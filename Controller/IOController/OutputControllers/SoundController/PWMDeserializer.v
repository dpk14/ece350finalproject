==> flow/design.v <==
`timescale 1ns / 1ps
module PWMDeserializer #(
    parameter
    WAVE_FREQ  = 10,
    PULSE_FREQ = 1000,
    SYS_FREQ   = 100000) (
    input clk,
    input reset,
    input signal,
    output[6:0] duty_cycle);
    localparam WAVE_WINDOW        = SYS_FREQ/WAVE_FREQ;
    localparam SMALL_WAVE_WINDOW  = WAVE_WINDOW/100;
    localparam WAVE_HALF          = WAVE_WINDOW >> 1;
    localparam WAVE_COUNTER_BITS  = $clog2(WAVE_WINDOW) + 1;
    reg[WAVE_COUNTER_BITS-1:0] pulseCounter = 0;
    reg[WAVE_COUNTER_BITS-1:0] pulseWidth = 0;
    always @(posedge clk or posedge reset) begin
        if(reset) begin
            pulseCounter <= 0;
            pulseWidth   <= 0;
        end else begin
            if(pulseCounter < WAVE_WINDOW-1) begin
                pulseCounter <= pulseCounter + 1;
                pulseWidth   <= signal ? pulseWidth + 1 : pulseWidth;
            end else begin
                pulseCounter <= 0;
                pulseWidth   <= 0;
            end
        end
    end
    reg[WAVE_COUNTER_BITS-1:0] propWidth = 0;
    always @(negedge clk) begin
        if(pulseCounter == WAVE_WINDOW-1)
            propWidth <= pulseWidth;
    end
    assign duty_cycle = propWidth/99;
endmodule
== From RTL to reports: PWMDeserializer ==
What the tools print for PWMDeserializer, step after step.
Line numbers count from 1 in the design file above.
Operators: Yosys type, input widths -> output width; for muxes data width and select width s.
Cell names lack the library's common part.
Not given: --

* Top module: PWMDeserializer
* Clock: clk
* Library: sky130hd
* Corner: tt_025C_1v80

== Word level ==
Yosys after proc, flatten, opt, wreduce and memory -nomap, before mapping. Memory bits, and registers merged into a memory's read port (data or address), are not among the register bits. Print and check cells are not counted. Equal cells are merged and count once.

* Order comparisons: 1
* Add/sub/neg operators: 2
* Equal/unequal tests: 2
* Div/mod/pow operators: 1
* Muxes and demuxes: 3

{| class="wikitable"
|+ Operators by type and width
! cell !! count
|-
| $div 15x7->32 const B || 1
|-
| $mux 15 || 3
|-
| $add 15x1->15 const B || 2
|-
| $lt 15x14->1 const B || 1
|-
| $eq 15x14->1 const B || 1
|-
| $ne 2x2->1 const B || 1
|}

* Flip-flop bits (word level): 45

== Depth ==
Depth = most cells in a row (Yosys ltp): at word level without a register or memory, in the mapped netlist without a sequential cell, where the memories' decode and read muxes count.

* Word-level depth: 3
* ABC_AREA: 0
* Depth in mapped cells: 32
* Mapped depth without buffers: 29

== Netlist ==
The flow's flattened synthesis, as Yosys stat reports it; memories are mapped. The netlist is that of the ABC_AREA named above (0 if unset); the other value can give another one.
The area totals of this step are shown rounded.

* Area of sequential cells: 1200 um2
* Mapped flip-flops: 45
* Standard cells after synthesis: 583
* Mapped area: 4730 um2

{| class="wikitable"
|+ Cell types
! cell !! count
|-
| dfrtp_1 || 30
|-
| edfxtp_1 || 15
|-
| nor2_1 || 73
|-
| xnor2_1 || 27
|-
| nand2_1 || 53
|-
| nand3_1 || 34
|-
| xor2_1 || 18
|-
| a21oi_1 || 25
|-
| a211oi_1 || 11
|-
| nand4_1 || 13
|-
| mux2i_1 || 8
|-
| nor3_1 || 14
|-
| or3_1 || 11
|-
| o21ai_0 || 13
|-
| inv_1 || 17
|-
| clkbuf_1 || 16
|-
| a21o_1 || 7
|-
| a31oi_1 || 8
|}

Not listed: further types 85, cells in them 190.

Flow measurements of PWMDeserializer on sky130hd: 2 stored runs with different settings, listed in no order. Input and output delays are each 20% of the period that was set; the output load is 0.01 pF.
"power consumption": no workload was simulated; the value follows from the tool's default switching activity.
Values from the reports are rounded here.

=== Record 1 ===
{| class="wikitable"
! Setting !! Value
|-
| period_ns || 51.4
|-
| CORE_UTILIZATION || 42
|-
| PLACE_DENSITY_LB_ADDON || 0.2
|-
| CELL_PAD_IN_SITES_DETAIL_PLACEMENT || 0
|-
| CTS_CLUSTER_DIAMETER || 195
|-
| CAP_MARGIN || 15
|-
| SLEW_MARGIN || 20
|-
| MIN_ROUTING_LAYER || met2
|-
| MAX_ROUTING_LAYER || met4
|-
| CORE_MARGIN || 2
|-
! Result !! Value
|-
| Setup slack of the worst path || 5830 ps
|-
| Standard-cell area of the final layout || 5080 um2
|-
| Netlist area reported by Yosys || 4730 um2
|-
| Power consumption || 0.0743 mW
|-
| Die footprint || 12100 um2
|}

=== Record 2 ===
{| class="wikitable"
! Setting !! Value
|-
| period_ns || 18.9
|-
| CAP_MARGIN || 20
|-
| CORE_MARGIN || 2
|-
| CORE_UTILIZATION || 40
|-
| SLEW_MARGIN || 20
|-
! Result !! Value
|-
| Setup slack of the worst path || -1590 ps
|-
| Standard-cell area of the final layout || 6990 um2
|-
| Netlist area reported by Yosys || 4730 um2
|-
| Power consumption || 0.217 mW
|-
| Die footprint || 12700 um2
|}
